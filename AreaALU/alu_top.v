==> flow/design.v <==
module adder32bit(
    input [31:0] adder_in0, adder_in1,
    input carry_in,
    input en,
    output [31:0] adder_out,
    output carry_out
    );
    wire [31:0] modified_in1;
    assign modified_in1 = (en == 1)? ~adder_in1:adder_in1;
    wire c5;
    wire c6;
    wire c7;
    adder8bit block6(
        .adder_in0(adder_in0[7:0]),
        .adder_in1(modified_in1[7:0]),
        .carry_in(en),
        .adder_out(adder_out[7:0]),
        .carry_out(c5)
        );
    adder8bit block7(
        .adder_in0(adder_in0[15:8]),
        .adder_in1(modified_in1[15:8]),
        .carry_in(c5),
        .adder_out(adder_out[15:8]),
        .carry_out(c6)
        );
    adder8bit block8(
        .adder_in0(adder_in0[23:16]),
        .adder_in1(modified_in1[23:16]),
        .carry_in(c6),
        .adder_out(adder_out[23:16]),
        .carry_out(c7)
        );
    adder8bit block9(
        .adder_in0(adder_in0[31:24]),
        .adder_in1(modified_in1[31:24]),
        .carry_in(c7),
        .adder_out(adder_out[31:24]),
        .carry_out(carry_out)
        );
endmodule
module adder8bit(
    input [7:0] adder_in0, adder_in1,
    input carry_in,
    output [7:0] adder_out,
    output carry_out
    );
    wire c4;
    adder4bit block4(
        .adder_in0(adder_in0[3:0]),
        .adder_in1(adder_in1[3:0]),
        .carry_in(carry_in),
        .adder_out(adder_out[3:0]),
        .carry_out(c4)
        );
    adder4bit block5(
        .adder_in0(adder_in0[7:4]),
        .adder_in1(adder_in1[7:4]),
        .carry_in(c4),
        .adder_out(adder_out[7:4]),
        .carry_out(carry_out)
        );
endmodule
module adder4bit(
    input [3:0] adder_in0, adder_in1,
    input carry_in,
    output [3:0] adder_out,
    output carry_out
    );
    wire c1;
    wire c2;
    wire c3;
    adder1bit block0 (
        .adder_in0(adder_in0[0]),
        .adder_in1(adder_in1[0]),
        .carry_in(carry_in),
        .adder_out(adder_out[0]),
        .carry_out(c1)
        );
    adder1bit block1 (
        .adder_in0(adder_in0[1]),
        .adder_in1(adder_in1[1]),
        .carry_in(c1),
        .adder_out(adder_out[1]),
        .carry_out(c2)
        );
    adder1bit block2 (
        .adder_in0(adder_in0[2]),
        .adder_in1(adder_in1[2]),
        .carry_in(c2),
        .adder_out(adder_out[2]),
        .carry_out(c3)
        );
    adder1bit block3 (
        .adder_in0(adder_in0[3]),
        .adder_in1(adder_in1[3]),
        .carry_in(c3),
        .adder_out(adder_out[3]),
        .carry_out(carry_out)
        );
endmodule
module adder1bit(
    input adder_in0, adder_in1, carry_in,
    output adder_out, carry_out
    );
    assign adder_out = adder_in0 ^ adder_in1 ^ carry_in;
    assign carry_out = (adder_in0 & adder_in1) | (adder_in0 & carry_in) | (adder_in1 & carry_in);
endmodule
module alu_top(
    input clk, clear,
    input [31:0]alu_in0, alu_in1,
    input [3:0]control_signal,
    output reg [31:0]alu_out,
    output zero_flag
    );
    wire [31:0]addition_out;
    wire [31:0]and_operation_out;
    wire [31:0]or_operation_out;
    wire [31:0]xor_operation_out;
    wire [31:0]LLS_out;
    wire [31:0]LRS_out;
    wire [31:0]ARS_out;
    wire SLTU_out;
    wire SLT_out;
    wire subtract_en;
    parameter ADD = 4'b0000;
    parameter SUB = 4'b0001;
    parameter AND = 4'b0010;
    parameter OR = 4'b0011;
    parameter XOR = 4'b0100;
    parameter LOGICAL_LS = 4'b0101;
    parameter LOGICAL_RS = 4'b0110;
    parameter ARITHMETIC_RS = 4'b0111;
    parameter LESS_THAN_UNSIGNED = 4'b1000;
    parameter LESS_THAN_SIGNED = 4'b1001;
    adder32bit ADDITION(
        .adder_in0(alu_in0),
        .adder_in1(alu_in1),
        .carry_in(subtract_en),
        .en(subtract_en),
        .adder_out(addition_out)
        );
    gate_and AND_OP(
        .and_in0(alu_in0),
        .and_in1(alu_in1),
        .and_out(and_operation_out)
        );
    gate_or OR_OP(
        .or_in0(alu_in0),
        .or_in1(alu_in1),
        .or_out(or_operation_out)
        );
    gate_xor XOR_OP(
        .xor_in0(alu_in0),
        .xor_in1(alu_in1),
        .xor_out(xor_operation_out)
        );
    shift_module SHIFTING(
        .shift_in0(alu_in0),
        .shift_in1(alu_in1[4:0]),
        .LSL(LLS_out),
        .LSR(LRS_out),
        .ASR(ARS_out)
        );
    comparator COMPARISON(
        .comp_in0(alu_in0),
        .comp_in1(alu_in1),
        .SLTU(SLTU_out),
        .SLT(SLT_out)
        );
    assign zero_flag = (alu_out == 32'b0)?1'b1:1'b0;
    assign subtract_en = (control_signal == 4'b0001);
    always @(posedge clk or posedge clear)begin
        if (clear)begin
            alu_out = 32'b0;
        end else begin
            case (control_signal)
                ADD: alu_out = addition_out;
                SUB:alu_out = addition_out; 
                AND: alu_out = and_operation_out;
                OR: alu_out = or_operation_out;
                XOR: alu_out = xor_operation_out;
                LOGICAL_LS: alu_out = LLS_out;
                LOGICAL_RS: alu_out = LRS_out;
                ARITHMETIC_RS: alu_out = ARS_out;
                LESS_THAN_UNSIGNED: alu_out = {31'b0, SLTU_out};
                LESS_THAN_SIGNED: alu_out = {31'b0, SLT_out};
                default: alu_out = 32'b0;
            endcase
        end
    end
endmodule
module comparator(
    input [31:0]comp_in0, comp_in1,
    output reg SLT,
    output SLTU
    );
    assign SLTU = ((comp_in0 - comp_in1) < 32'b0)?1'b1:1'b0;
    always @(*)begin
        if (comp_in0[31] == 1'b0 && comp_in1[31] == 1'b0)begin
            SLT = ((comp_in0 - comp_in1) < 32'b0)?1'b1:1'b0;
        end else if (comp_in0[31] == 1'b1 && comp_in1[31] == 1'b0)begin
            SLT = 1'b1;
        end else if (comp_in0[31] == 1'b0 && comp_in1[31] == 1'b1)begin
            SLT = 1'b0;
        end else begin
            SLT = ((comp_in0 - comp_in1) < 32'b0)?1'b1:1'b0;
        end
    end
endmodule
module gate_and(
    input [31:0]and_in0, and_in1,
    output [31:0]and_out
    );
    assign and_out = and_in0 & and_in1; 
endmodule
module gate_or(
    input [31:0]or_in0, or_in1,
    output [31:0]or_out
    );
    assign or_out = or_in0 | or_in1;
endmodule
module gate_xor(
    input [31:0]xor_in0, xor_in1,
    output [31:0]xor_out
    );
    assign xor_out = xor_in0 ^ xor_in1;
endmodule
module shift_module(
    input [31:0]shift_in0,  
    input [4:0]shift_in1,  
    output [31:0]LSL, LSR, ASR
    );
    assign LSL = shift_in0 << shift_in1; 
    assign LSR = shift_in0 >> shift_in1;
    assign ASR = shift_in0 >>> shift_in1; 
endmodule
-- Tool chain data of alu_top
Tool output for the design above, in the order of the flow.
Lines are those of the file above, counted from 1.
Library cell names are shortened.
A cell with n/a has no value.
- top: alu_top
- clock port: clk
- cell library: sky130hd
- library corner: tt_025C_1v80

-- Word level
Source: Yosys, flattened and elaborated, memories not mapped. Widths are those after wreduce; folded enables and synchronous resets count as part of the registers. Registers that Yosys merges into a memory's read port (data or address) are not register bits. Print and check cells do not count. Equal cells are merged and count once.
- add/subtract/negate cells at 1
- noted order comparisons: 1
- noted equal/unequal tests: 9
- noted shifts and indexed selects: 3
- mux-type cells at 7
- noted bitwise gates (word level): 225
- reductions and logical operators: 6
- operator list (operator ; count):
    case mux 32 bit (select 9 bit) ; 1
    bitwise AND 1 bit ; 93
    bitwise XOR 1 bit ; 64
    OR 1 bit ; 62
    < comparator 32 x 1 -> 1 bit (second input constant) ; 1
    subtractor 32 bit ; 1
    bitwise AND 32 bit ; 1
    OR 32 bit ; 1
    bitwise XOR 32 bit ; 1
    left shift 32 x 5 -> 32 bit ; 1
    right shift 32 x 5 -> 32 bit ; 1
    >>> shifter 32 x 5 -> 32 bit ; 1
    NOT 32 bit ; 1
    zero test 32 bit ; 1
    two-way mux 32 bit ; 1
    == test 4 x 3 -> 1 bit (second input constant) ; 4
    == test 4 x 2 -> 1 bit (second input constant) ; 2
    == test 4 bit (second input constant) ; 2
    two-way mux 1 bit ; 5
    == test 4 x 1 -> 1 bit (second input constant) ; 1
    zero test 4 bit ; 1
    logical AND 1 bit ; 3
    NOT 1 bit ; 2
    OR reduction 2 bit ; 1
- register bits after elaboration at 32
- input bits at 70
- output and inout port bits at 33
- word-level cells: 253

-- Longest topological paths
Depth = most cells in a row (Yosys ltp): at word level without a register or memory, in the mapped netlist without a sequential cell, where the memories' decode and read muxes count.
- noted depth in word-level cells: 97
- ABC_AREA at 0
- depth in mapped cells at 44
- noted depth with buffers taken out: 41

-- After synthesis
Yosys stat after the flow's synthesis: flattened, memories mapped to cells. It holds for the ABC_AREA given above (unset counts as 0); a run with the other value may have another netlist.
Totals and module areas in this step are rounded.
- cell count: 861
- mapped area: 7740 µm²
- sequential area: 801 µm²
- flip-flops at 32
- noted buffers: 76
- cell types (type ; count ; total area (µm²)):
    mux4_2 ; 63 ; 1.42E+03
    ha_1 ; 66 ; 825.792
    dfrtp_1 ; 32 ; 800.768
    fa_1 ; 30 ; 600.576
    mux2i_1 ; 51 ; 510.49
    nor2_1 ; 102 ; 382.867
    inv_1 ; 83 ; 311.549
    xnor2_1 ; 32 ; 280.269
    a211oi_1 ; 21 ; 157.651
    nand2_1 ; 42 ; 157.651
    a21oi_1 ; 31 ; 155.149
    o211ai_1 ; 20 ; 150.144
    mux2_2 ; 13 ; 146.39
    clkbuf_1 ; 34 ; 127.622
    o21ai_0 ; 25 ; 125.12
    buf_6 ; 11 ; 123.869
    buf_2 ; 21 ; 105.101
    nor4_1 ; 16 ; 100.096
Not listed: further types 45, cells in them 168.
The figures by module come from a second, unflattened synthesis with its own total; it is not the netlist above.
- cells (unflattened synthesis) at 885
- area total of the unflattened synthesis: 7500 µm²
Rows give one instance, submodules left out.
- modules (module ; instances ; cells ; area (µm²) ; seq. area (µm²)):
    shift_module ; 1 ; 510 ; 3790 ; 0.0
    alu_top ; 1 ; 208 ; 2010 ; 801
    adder1bit ; 32 ; 1 ; 20.0 ; 0.0
    adder32bit ; 1 ; 36 ; 352 ; 0.0
    gate_xor ; 1 ; 32 ; 280 ; 0.0
    gate_and ; 1 ; 32 ; 200 ; 0.0
    gate_or ; 1 ; 32 ; 200 ; 0.0
    comparator ; 1 ; 3 ; 25.0 ; 0.0
    adder4bit ; 8 ; 0 ; 0.0 ; 0.0
    adder8bit ; 4 ; 0 ; 0.0 ; 0.0

-- Timing after synthesis
OpenSTA on the mapped netlist: ideal clock, no wires. The path of least setup slack (recovery checks aside). Input and output delay are each 20% of the period. Register names are those of the netlist, which keeps one name where synthesis merged equal registers.
- path type: input -> register
- from: input port control_signal[3]
- to: register alu_out[30]
- period at 22.3 ns
- external input delay: 4.460 ns
- setup time: 0.137 ns
- launch time at the first pin at 4.460 ns
- noted data arrival time: 18.286 ns
- required time at 22.163 ns
- noted slack: 3.878 ns
- delay of the path: 13.963 ns
- driving pins on the path: 43
- path buffers: 2
- synthesis period reached at 18.422 ns
"delay of the path" = arrival - input delay + setup time.
"driving pins on the path" counts driving pins, that of a launching flip-flop among them; a cell with two outputs on the path counts twice.
"synthesis period reached" = period - worst setup slack (recovery checks aside). The figure is calculated, with input and output delays left at 20% of the set period.
Between the ends stands the longest chain of elaborated cells between them, by number of cells; it is not shown to be the way that was timed. Of several equally long chains one is given.
Each line given opens the expression or statement behind the cell; cells for indexed reads and writes are added by Yosys, which also makes memories of some case tables.
A register here has more assigning lines than the two given.
- path through: or2_2 clkbuf_1 nor3b_1 buf_2 xnor2_1 fa_1 fa_1 inv_1 fa_1 fa_1 fa_1 fa_1 fa_1 fa_1 fa_1 fa_1 fa_1 fa_1 [... 7 more ...] fa_1 fa_1 fa_1 fa_1 fa_1 fa_1 fa_1 fa_1 fa_1 fa_1 fa_1 fa_1 fa_1 inv_1 o22ai_1 a22o_1 a211oi_1 o21ai_0
- length of the longest elaborated chain: 94
- elaborated cells on any way between the ends at 165
- those cells by class: eq/ne (9); mux (2); logic (152); reduce/logical (2)
- RTL lines, path after synthesis (item ; RTL line ; source):
    from (decl) ; 112 ; input [3:0]control_signal,
    == test 4 x 1 -> 1 bit ; 172 ; assign subtract_en = (control_signal == 4'b0001);
    two-way mux 32 bit ; 9 ; assign modified_in1 = (en == 1)? ~adder_in1:adder_in1;
    bitwise AND 1 bit ; 107 ; assign carry_out = (adder_in0 & adder_in1) | (adder_in0 & carry_in) | (adder_in1 & carry_in);
    OR 1 bit (2 in a row) ; 107 ;
    bitwise AND 1 bit ; 107 ;
    OR 1 bit (2 in a row) ; 107 ;
    bitwise AND 1 bit ; 107 ;
    [... 75 more ...] ; n/a ;
    OR 1 bit (2 in a row) ; 107 ;
    bitwise AND 1 bit ; 107 ;
    OR 1 bit (2 in a row) ; 107 ;
    bitwise AND 1 bit ; 107 ;
    OR 1 bit (2 in a row) ; 107 ;
    bitwise XOR 1 bit ; 106 ; assign adder_out = adder_in0 ^ adder_in1 ^ carry_in;
    case mux 32 bit (select 9 bit) ; 177 ; case (control_signal)
    to (assign) ; 178 ; ADD: alu_out = addition_out;
    to (assign) ; 179 ; SUB:alu_out = addition_out;
    to (decl) ; 113 ; output reg [31:0]alu_out,

-- Worst path after layout
Path of least setup slack in the final report of run 1 (OpenROAD, finished layout, wires in). Where an end is a register, its clock arrival counts in the times.
- path type: input -> register
- from: input port control_signal[3]
- to: register alu_out[30]
- period at 19.4 ns
- external input delay: 3.88 ns
- setup time: 0.14 ns
- launch time at the first pin at 3.88 ns
- noted data arrival time: 18.46 ns
- required time at 19.55 ns
- noted slack: 1.08 ns
- driving pins on the path: 42
- path buffers: 2
Between the ends stands the longest chain of elaborated cells between them, by number of cells; it is not shown to be the way that was timed. Of several equally long chains one is given.
A register here has more assigning lines than the two given.
- path through: clkdlybuf4s50_1 or2_2 nor3b_2 buf_4 xnor2_1 fa_1 inv_1 fa_1 fa_1 fa_1 fa_1 fa_1 fa_1 fa_1 fa_1 fa_1 fa_1 fa_1 [... 6 more ...] fa_1 fa_1 fa_1 fa_1 fa_1 fa_1 fa_1 fa_1 fa_1 fa_1 fa_1 fa_1 fa_1 inv_1 o22ai_1 a22o_1 a211oi_1 o21ai_0
- length of the longest elaborated chain: 94
- elaborated cells on any way between the ends at 165
- those cells by class: eq/ne (9); mux (2); logic (152); reduce/logical (2)
- RTL lines, path after layout (item ; RTL line ; source):
    from (decl) ; 112 ; input [3:0]control_signal,
    == test 4 x 1 -> 1 bit ; 172 ; assign subtract_en = (control_signal == 4'b0001);
    two-way mux 32 bit ; 9 ; assign modified_in1 = (en == 1)? ~adder_in1:adder_in1;
    bitwise AND 1 bit ; 107 ; assign carry_out = (adder_in0 & adder_in1) | (adder_in0 & carry_in) | (adder_in1 & carry_in);
    OR 1 bit (2 in a row) ; 107 ;
    bitwise AND 1 bit ; 107 ;
    OR 1 bit (2 in a row) ; 107 ;
    bitwise AND 1 bit ; 107 ;
    [... 75 more ...] ; n/a ;
    OR 1 bit (2 in a row) ; 107 ;
    bitwise AND 1 bit ; 107 ;
    OR 1 bit (2 in a row) ; 107 ;
    bitwise AND 1 bit ; 107 ;
    OR 1 bit (2 in a row) ; 107 ;
    bitwise XOR 1 bit ; 106 ; assign adder_out = adder_in0 ^ adder_in1 ^ carry_in;
    case mux 32 bit (select 9 bit) ; 177 ; case (control_signal)
    to (assign) ; 178 ; ADD: alu_out = addition_out;
    to (assign) ; 179 ; SUB:alu_out = addition_out;
    to (decl) ; 113 ; output reg [31:0]alu_out,

Measured data: module alu_top, platform sky130hd, 2 stored runs of the flow under differing settings, order arbitrary. Input and output delays are each 20% of the period that was set; the output load is 0.01 pF.
"achieved clock period" = clock period - worst setup slack. The figure is calculated, with input and output delays left at 20% of the set period.
"time of the worst setup path" means the part of the period allowed to the worst setup path (the constraints hold back 20% at inputs and 20% at outputs) less its slack; where the path has registers, the arrival times of their clocks count too.
"power": no workload was simulated; the value follows from the tool's default switching activity.
The measured numbers are rounded.

Run 1

==> flow/run.sh <==
#!/bin/bash
# the make line also repeats the synthesis and layout settings of config.mk as NAME=value (left out here)
make -C /OpenROAD-flow-scripts/flow DESIGN_CONFIG=/design/flow/config.mk WORK_HOME=/design/flow/orfs CLKGATE_MAP_FILE= finish
==> flow/config.mk <==
export PLATFORM = sky130hd
export DESIGN_NAME = alu_top
export DESIGN_NICKNAME = alu_top
export VERILOG_FILES = /design/flow/design.v
export SDC_FILE = /design/flow/constraint.sdc
export NUM_CORES = 4
export LEC_CHECK = 0
export CAP_MARGIN = 20
export CORE_MARGIN = 2
export CORE_UTILIZATION = 40
export SLEW_MARGIN = 20
==> flow/constraint.sdc <==
create_clock -name core_clock -period 19.4 [get_ports {clk}]
set_input_delay 3.8800 -clock core_clock [delete_from_list [all_inputs] [get_ports {clk}]]
set_output_delay 3.8800 -clock core_clock [all_outputs]
set_load 0.01 [all_outputs]

Measured in run 1:
- worst slack on setup checks at 1.08 ns
- area inside the die boundary: 20500 µm²
- achieved clock period at 18.317 ns
- standard-cell area after layout at 8960 µm²
- synthesized cell area at 7740 µm²
- noted the sum of negative setup slack: 0.000 ns
- time of the worst setup path at 14.44 ns
- worst setup path kind: input -> register
- utilization after routing: 0.476
- power at 397 µW

Run 2

==> flow/run.sh <==
#!/bin/bash
# the make line also repeats the synthesis and layout settings of config.mk as NAME=value (left out here)
make -C /OpenROAD-flow-scripts/flow DESIGN_CONFIG=/design/flow/config.mk WORK_HOME=/design/flow/orfs CLKGATE_MAP_FILE= finish
==> flow/config.mk <==
export PLATFORM = sky130hd
export DESIGN_NAME = alu_top
export DESIGN_NICKNAME = alu_top
export VERILOG_FILES = /design/flow/design.v
export SDC_FILE = /design/flow/constraint.sdc
export NUM_CORES = 4
export LEC_CHECK = 0
export CAP_MARGIN = 20
export CELL_PAD_IN_SITES_GLOBAL_PLACEMENT = 1
export CORE_ASPECT_RATIO = 0.86
export CORE_MARGIN = 2
export CORE_UTILIZATION = 58
export CTS_CLUSTER_DIAMETER = 148
export CTS_CLUSTER_SIZE = 59
export GPL_ROUTABILITY_DRIVEN = 1
export GPL_TIMING_DRIVEN = 0
export HOLD_SLACK_MARGIN = 0.15
export PLACE_DENSITY = 0.59
export SETUP_SLACK_MARGIN = -0.45
export SLEW_MARGIN = 20
==> flow/constraint.sdc <==
create_clock -name core_clock -period 13.9 [get_ports {clk}]
set_input_delay 2.7800 -clock core_clock [delete_from_list [all_inputs] [get_ports {clk}]]
set_output_delay 2.7800 -clock core_clock [all_outputs]
set_load 0.01 [all_outputs]

Measured in run 2:
- worst slack on setup checks at -1.25 ns
- area inside the die boundary: 14300 µm²
- achieved clock period at 15.148 ns
- standard-cell area after layout at 9320 µm²
- synthesized cell area at 7740 µm²
- noted the sum of negative setup slack: -3.98 ns
- time of the worst setup path at 12.37 ns
- worst setup path kind: input -> register
- utilization after routing: 0.708
- power at 571 µW
